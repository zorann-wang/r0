==> flow/design.v <==
module csr_reg (
    input   wire                        clk_i,
    input   wire                        rst_n_i,
    input   wire                        csr_wen_i,        
    input   wire [31:0]        csr_raddr_i,      
    input   wire [31:0]        csr_waddr_i, 
    input   wire [31:0]        csr_wdata_i,
    output  reg  [31:0]        csr_rdata_o,
    input   wire                        clint_wen_i,        
    input   wire [31:0]        clint_raddr_i,      
    input   wire [31:0]        clint_waddr_i, 
    input   wire [31:0]        clint_wdata_i,
    output  reg  [31:0]        clint_rdata_o,
    output  logic[31:0]        clint_csr_mtvec_o, 
    output  logic[31:0]        clint_csr_mepc_o, 
    output  logic[31:0]        clint_csr_mstatus_o
);
reg     [63:0]              cycle;
reg     [31:0]     mtvec;
reg     [31:0]     mcause;
reg     [31:0]     mepc;
reg     [31:0]     mie;
reg     [31:0]     mstatus;
reg     [31:0]     mscratch;
logic                       csr_wr_same_addr;
logic                       clint_wr_same_addr;
always_comb begin 
    csr_wr_same_addr    = ((csr_waddr_i[11:0] == csr_raddr_i[11:0]) && (csr_wen_i == 1'b1)) ? 1'b1 : 1'b0;
    clint_wr_same_addr  = ((clint_waddr_i[11:0] == clint_raddr_i[11:0]) && (clint_wen_i == 1'b1)) ? 1'b1 : 1'b0;
end
always_ff @( posedge clk_i ) begin 
    if (!rst_n_i) begin
        cycle <= 64'b0;
    end
    else begin
        cycle <= cycle + 1'b1;
    end
end
always_ff @( posedge clk_i ) begin 
    if (!rst_n_i) begin
        mtvec       <= 32'b0;
        mcause      <= 32'b0;
        mepc        <= 32'b0;
        mie         <= 32'b0;
        mstatus     <= 32'b0;
        mscratch    <= 32'b0;
    end
    else if (csr_wen_i) begin
        priority case (csr_waddr_i[11:0])
            12'h305: begin
                mtvec       <= csr_wdata_i;
                mcause      <= 32'b0;
                mepc        <= 32'b0;
                mie         <= 32'b0;
                mstatus     <= 32'b0;
                mscratch    <= 32'b0;
            end
            12'h342: begin
                mtvec       <= 32'b0;
                mcause      <= csr_wdata_i;
                mepc        <= 32'b0;
                mie         <= 32'b0;
                mstatus     <= 32'b0;
                mscratch    <= 32'b0;
            end
            12'h341: begin
                mtvec       <= 32'b0;
                mcause      <= 32'b0;
                mepc        <= csr_wdata_i;
                mie         <= 32'b0;
                mstatus     <= 32'b0;
                mscratch    <= 32'b0;
            end
            12'h304: begin
                mtvec       <= 32'b0;
                mcause      <= 32'b0;
                mepc        <= 32'b0;
                mie         <= csr_wdata_i;
                mstatus     <= 32'b0;
                mscratch    <= 32'b0;
            end
            12'h300: begin
                mtvec       <= 32'b0;
                mcause      <= 32'b0;
                mepc        <= 32'b0;
                mie         <= 32'b0;
                mstatus     <= csr_wdata_i;
                mscratch    <= 32'b0;
            end
            12'h340: begin
                mtvec       <= 32'b0;
                mcause      <= 32'b0;
                mepc        <= 32'b0;
                mie         <= 32'b0;
                mstatus     <= 32'b0;
                mscratch    <= csr_wdata_i;
            end
            default: begin
                mtvec       <= 32'b0;
                mcause      <= 32'b0;
                mepc        <= 32'b0;
                mie         <= 32'b0;
                mstatus     <= 32'b0;
                mscratch    <= 32'b0;
            end
        endcase
    end
    else if (clint_wen_i) begin
        priority case (clint_waddr_i[11:0])
            12'h305: begin
                mtvec       <= clint_wdata_i;
                mcause      <= 32'b0;
                mepc        <= 32'b0;
                mie         <= 32'b0;
                mstatus     <= 32'b0;
                mscratch    <= 32'b0;
            end
            12'h342: begin
                mtvec       <= 32'b0;
                mcause      <= clint_wdata_i;
                mepc        <= 32'b0;
                mie         <= 32'b0;
                mstatus     <= 32'b0;
                mscratch    <= 32'b0;
            end
            12'h341: begin
                mtvec       <= 32'b0;
                mcause      <= 32'b0;
                mepc        <= clint_wdata_i;
                mie         <= 32'b0;
                mstatus     <= 32'b0;
                mscratch    <= 32'b0;
            end
            12'h304: begin
                mtvec       <= 32'b0;
                mcause      <= 32'b0;
                mepc        <= 32'b0;
                mie         <= clint_wdata_i;
                mstatus     <= 32'b0;
                mscratch    <= 32'b0;
            end
            12'h300: begin
                mtvec       <= 32'b0;
                mcause      <= 32'b0;
                mepc        <= 32'b0;
                mie         <= 32'b0;
                mstatus     <= clint_wdata_i;
                mscratch    <= 32'b0;
            end
            12'h340: begin
                mtvec       <= 32'b0;
                mcause      <= 32'b0;
                mepc        <= 32'b0;
                mie         <= 32'b0;
                mstatus     <= 32'b0;
                mscratch    <= clint_wdata_i;
            end
            default: begin
                mtvec       <= 32'b0;
                mcause      <= 32'b0;
                mepc        <= 32'b0;
                mie         <= 32'b0;
                mstatus     <= 32'b0;
                mscratch    <= 32'b0;
            end
        endcase
    end
end
always_comb begin 
    if (csr_wr_same_addr) begin
        csr_rdata_o = csr_wdata_i;
    end
    else begin
        priority case (csr_raddr_i[11:0])
            12'hc00: begin
                csr_rdata_o = cycle[31:0];
            end
            12'hc80: begin
                csr_rdata_o = cycle[63:32];
            end
            12'h305: begin
                csr_rdata_o = mtvec;
            end
            12'h342: begin
                csr_rdata_o = mcause;
            end
            12'h341: begin
                csr_rdata_o = mepc;
            end
            12'h304: begin
                csr_rdata_o = mie;
            end
            12'h300: begin
                csr_rdata_o = mstatus;
            end
            12'h340: begin
                csr_rdata_o = mscratch;
            end
            default: begin
                csr_rdata_o = 32'b0;
            end
        endcase
    end
end
always_comb begin 
    if (clint_wr_same_addr) begin
        clint_rdata_o = clint_wdata_i;
    end
    else begin
        priority case (clint_raddr_i[11:0])
            12'hc00: begin
                clint_rdata_o = cycle[31:0];
            end
            12'hc80: begin
                clint_rdata_o = cycle[63:32];
            end
            12'h305: begin
                clint_rdata_o = mtvec;
            end
            12'h342: begin
                clint_rdata_o = mcause;
            end
            12'h341: begin
                clint_rdata_o = mepc;
            end
            12'h304: begin
                clint_rdata_o = mie;
            end
            12'h300: begin
                clint_rdata_o = mstatus;
            end
            12'h340: begin
                clint_rdata_o = mscratch;
            end
            default: begin
                clint_rdata_o = 32'b0;
            end
        endcase
    end
end
endmodule
======== Reports on csr_reg ========
Tool output for the design above, in the order of the flow.
Line numbers count from 1 in the design file above.
Not given: -
design
  top ..................................... csr_reg
  clock port .............................. clk_i
  library ................................. sky130hd
  timing corner ........................... tt_025C_1v80

======== Word level ========
Counts by Yosys on the flattened word-level netlist (proc, flatten, opt, wreduce; memories kept). Register bits leave out memories and registers merged into their read ports (data or address). Print and check cells are left out. Cells with the same type and inputs are merged into one.
storage and ports
  bits in registers ....................... 256
  latch bits .............................. 0
  bits in writable memories ............... 0
  ROM bits ................................ 0
  word width x clocked read ports ......... 0
  memories ................................ 0
  input port bits ......................... 196
  output and inout bits ................... 160
  elaborated cells ........................ 71
operators by class
  $add $sub $neg .......................... 1
  $mul .................................... 0
  divide/modulo/power cells ............... 0
  order comparisons ....................... 0
  equal/unequal tests ..................... 30
  shift operators ......................... 0
  multiplexer cells ....................... 30
  bitwise logic cells ..................... 0
  reductions and logical operators ........ 3
operators with widths
  cell                                                                      count
  32-bit two-way mux                                                        26
  32-bit case mux with 8-bit select                                         2
  12-bit by 10-bit equality test with 1-bit output (second input constant)  24
  64-bit by 1-bit adder with 64-bit output (second input constant)          1
  12-bit equality test (second input constant)                              4
  12-bit equality test                                                      2
  1-bit logical AND                                                         2
  2-bit nonzero test                                                        1
  1-bit two-way mux                                                         2

======== Depth ========
Depth = most cells in a row (Yosys ltp): at word level without a register or memory, in the mapped netlist without a sequential cell, where the memories' decode and read muxes count.
depth
  depth after elaboration ................. 4
  ABC_AREA ................................ 0
  gate-level depth with buffers ........... 9
  depth with buffers taken out ............ 6

======== After synthesis ========
Source: synth_stat.txt of the flow (Yosys; design flattened, memories mapped). It holds for the ABC_AREA given above (unset counts as 0); a run with the other value may have another netlist.
cells by type
  cell                       count  area in all (um^2)
  sky130_fd_sc_hd__dfxtp_1   256    5.12E+03
  sky130_fd_sc_hd__mux2i_1   138    1.38E+03
  sky130_fd_sc_hd__nand2_1   222    833.299
  sky130_fd_sc_hd__a22oi_1   104    780.749
  sky130_fd_sc_hd__buf_4     96     720.691
  sky130_fd_sc_hd__clkbuf_1  172    645.619
  sky130_fd_sc_hd__a21oi_1   128    640.614
  sky130_fd_sc_hd__a221oi_1  73     639.363
  sky130_fd_sc_hd__nor2_1    147    551.779
  sky130_fd_sc_hd__o21ai_0   107    535.514
  sky130_fd_sc_hd__mux2_2    38     427.91
  sky130_fd_sc_hd__nor3_1    74     370.355
  sky130_fd_sc_hd__a22o_1    42     367.853
  sky130_fd_sc_hd__xnor2_1   40     350.336
  sky130_fd_sc_hd__nor4_1    54     337.824
  sky130_fd_sc_hd__a222oi_1  33     330.317
  sky130_fd_sc_hd__o32ai_1   33     289.027
  sky130_fd_sc_hd__o22ai_1   39     243.984
Not listed: further types 42, cells in them 326.
mapped netlist
  cell count .............................. 2122
  chip area (Yosys) ....................... 16737.3 um^2
  sequential area ......................... 5124.9 um^2
  flip-flop cells ......................... 256
  buffer cells ............................ 291

======== Worst setup path after synthesis ========
Source: OpenSTA report_checks on the synthesized netlist (no wires, ideal clock, input and output delay 20% of the period each), path of least setup slack; recovery checks are left aside. Register names are those of the netlist, which keeps one name where synthesis merged equal registers.
timing path post-synthesis
  path type ............................... input to output
  start ................................... in csr_raddr_i[3]
  end ..................................... out csr_rdata_o[9]
  clock period ............................ 3.22 ns
  external input delay .................... 0.644 ns
  output delay ............................ 0.644 ns
  launch time at the first pin ............ 0.644 ns
  data arrival time ....................... 2.627 ns
  data required time ...................... 2.576 ns
  setup slack ............................. -0.051 ns
  path delay .............................. 1.983 ns
  stages on the path ...................... 7
  buffers on the path ..................... 2
  period reached after synthesis .......... 3.271 ns
"path delay" is the arrival time less input delay plus setup time.
A path that ends at an output port has no setup time.
"stages on the path" counts driving pins, that of a launching flip-flop among them; a cell with two outputs on the path counts twice.
"period reached after synthesis" = period - worst setup slack (recovery checks aside). The figure is calculated, with input and output delays left at 20% of the set period.
The rows between start and end are the longest chain of elaborated cells between them; the timing report does not say that the signal goes this way. Where chains are equally long, one stands for them.
A line is the first line of the expression or statement that the cell stems from. Yosys adds cells for indexed reads and writes and turns some case tables into memories.
on the way, post-synthesis
  path through ............................ sky130_fd_sc_hd__or4_1 -> sky130_fd_sc_hd__or4b_2 -> sky130_fd_sc_hd__clkbuf_1 -> sky130_fd_sc_hd__buf_1 -> sky130_fd_sc_hd__o32ai_1 -> sky130_fd_sc_hd__a221oi_1 -> sky130_fd_sc_hd__o21ai_0
  cells in the longest elaborated chain ... 4
  elaborated cells on any way between the ends .. 13
  RTL lines with such cells ............... 3
  those cells by class .................... 9 x eq/ne; 3 x mux; 1 x reduce/logical
RTL lines, path post-synthesis
  element               RTL line  RTL
  start: declaration    5         input   wire [31:0]        csr_raddr_i,
  12-bit equality test  28        csr_wr_same_addr    = ((csr_waddr_i[11:0] == csr_raddr_i[11:0]) && (csr_wen_i == 1'b1)) ? 1'b1 : 1'b0;
  1-bit logical AND     28
  1-bit two-way mux     28
  32-bit two-way mux    170       if (csr_wr_same_addr) begin
  end: declaration      8         output  reg  [31:0]        csr_rdata_o,

======== Timing after layout ========
Path of least setup slack in the final report of stored run 1 (OpenROAD, finished layout, wires in). Where an end is a register, its clock arrival counts in the times.
timing path post-layout
  path type ............................... input to output
  start ................................... in csr_raddr_i[1]
  end ..................................... out csr_rdata_o[6]
  clock period ............................ 3.58 ns
  external input delay .................... 0.72 ns
  output delay ............................ 0.72 ns
  launch time at the first pin ............ 0.72 ns
  data arrival time ....................... 2.92 ns
  data required time ...................... 2.86 ns
  setup slack ............................. -0.06 ns
  stages on the path ...................... 10
  buffers on the path ..................... 5
The rows between start and end are the longest chain of elaborated cells between them; the timing report does not say that the signal goes this way. Where chains are equally long, one stands for them.
on the way, post-layout
  path through ............................ sky130_fd_sc_hd__clkdlybuf4s50_1 -> sky130_fd_sc_hd__buf_4 -> sky130_fd_sc_hd__xnor2_1 -> sky130_fd_sc_hd__nand3_1 -> sky130_fd_sc_hd__nor4_4 -> sky130_fd_sc_hd__nand2b_4 -> sky130_fd_sc_hd__buf_6 -> sky130_fd_sc_hd__buf_6 -> sky130_fd_sc_hd__o21ai_1 -> sky130_fd_sc_hd__buf_2
  cells in the longest elaborated chain ... 4
  elaborated cells on any way between the ends .. 13
  RTL lines with such cells ............... 3
  those cells by class .................... 9 x eq/ne; 3 x mux; 1 x reduce/logical
RTL lines, path post-layout
  element               RTL line  RTL
  start: declaration    5         input   wire [31:0]        csr_raddr_i,
  12-bit equality test  28        csr_wr_same_addr    = ((csr_waddr_i[11:0] == csr_raddr_i[11:0]) && (csr_wen_i == 1'b1)) ? 1'b1 : 1'b0;
  1-bit logical AND     28
  1-bit two-way mux     28
  32-bit two-way mux    170       if (csr_wr_same_addr) begin
  end: declaration      8         output  reg  [31:0]        csr_rdata_o,

==> runs of csr_reg <==
Module csr_reg, platform sky130hd: 2 stored runs of the flow (Yosys, OpenROAD) with differing settings, in no particular order. Input and output delays are each 20% of the period that was set; the output load is 0.01 pF.
"achieved clock period (ns)" = clock period - worst setup slack. The figure is calculated, with input and output delays left at 20% of the set period.
By "worst setup path time (ns)" is meant the share of the clock period that the worst setup path is allowed (20% is reserved at inputs, 20% at outputs), minus its slack. Clock arrival times at its registers enter into it.
"finish__power__total": no workload was simulated; the value follows from the tool's default switching activity.

Flow files of stored run 1
==> flow/run.sh <==
#!/bin/bash
# the make line also repeats the synthesis and layout settings of config.mk as NAME=value (left out here)
make -C /OpenROAD-flow-scripts/flow DESIGN_CONFIG=/design/flow/config.mk WORK_HOME=/design/flow/orfs CLKGATE_MAP_FILE= finish
==> flow/config.mk <==
export PLATFORM = sky130hd
export DESIGN_NAME = csr_reg
export DESIGN_NICKNAME = csr_reg
export VERILOG_FILES = /design/flow/design.v
export SDC_FILE = /design/flow/constraint.sdc
export NUM_CORES = 4
export LEC_CHECK = 0
export ABC_AREA = 0
export CAP_MARGIN = 20
export CORE_MARGIN = 3
export CORE_UTILIZATION = 58
export CTS_CLUSTER_SIZE = 14
export PLACE_DENSITY_LB_ADDON = 0.03
export SLEW_MARGIN = 20
==> flow/constraint.sdc <==
create_clock -name core_clock -period 3.58 [get_ports {clk_i}]
set_input_delay 0.7160 -clock core_clock [delete_from_list [all_inputs] [get_ports {clk_i}]]
set_output_delay 0.7160 -clock core_clock [all_outputs]
set_load 0.01 [all_outputs]

report of stored run 1
yosys chip area after synthesis (um^2): 16737.3
finish__design__die__area: 30932.0
finish__design__instance__area__stdcell: 21575.7
finish__design__instance__utilization: 0.7682
finish__timing__setup__ws: -0.059
finish__timing__setup__tns: -0.702
finish__timing__hold__ws: 0.501
finish__power__total: 7.119e-03
achieved clock period (ns): 3.639
worst setup path time (ns): 2.21
worst setup path kind: input to output

Flow files of stored run 2
==> flow/run.sh <==
#!/bin/bash
# the make line also repeats the synthesis and layout settings of config.mk as NAME=value (left out here)
make -C /OpenROAD-flow-scripts/flow DESIGN_CONFIG=/design/flow/config.mk WORK_HOME=/design/flow/orfs CLKGATE_MAP_FILE= finish
==> flow/config.mk <==
export PLATFORM = sky130hd
export DESIGN_NAME = csr_reg
export DESIGN_NICKNAME = csr_reg
export VERILOG_FILES = /design/flow/design.v
export SDC_FILE = /design/flow/constraint.sdc
export NUM_CORES = 4
export LEC_CHECK = 0
export ABC_AREA = 0
export CAP_MARGIN = 10
export CELL_PAD_IN_SITES_DETAIL_PLACEMENT = 0
export CELL_PAD_IN_SITES_GLOBAL_PLACEMENT = 0
export CORE_MARGIN = 2
export CORE_UTILIZATION = 26
export CTS_CLUSTER_SIZE = 57
export GPL_ROUTABILITY_DRIVEN = 1
export MAX_ROUTING_LAYER = met5
export MIN_ROUTING_LAYER = met1
export PLACE_DENSITY_LB_ADDON = 0.3
export SLEW_MARGIN = 20
==> flow/constraint.sdc <==
create_clock -name core_clock -period 3.88 [get_ports {clk_i}]
set_input_delay 0.7760 -clock core_clock [delete_from_list [all_inputs] [get_ports {clk_i}]]
set_output_delay 0.7760 -clock core_clock [all_outputs]
set_load 0.01 [all_outputs]

report of stored run 2
yosys chip area after synthesis (um^2): 16737.3
finish__design__die__area: 66419.6
finish__design__instance__area__stdcell: 22305.1
finish__design__instance__utilization: 0.3485
finish__timing__setup__ws: 0.011
finish__timing__setup__tns: 0.000
finish__timing__hold__ws: 0.511
finish__power__total: 6.653e-03
achieved clock period (ns): 3.869
worst setup path time (ns): 2.32
worst setup path kind: input to output
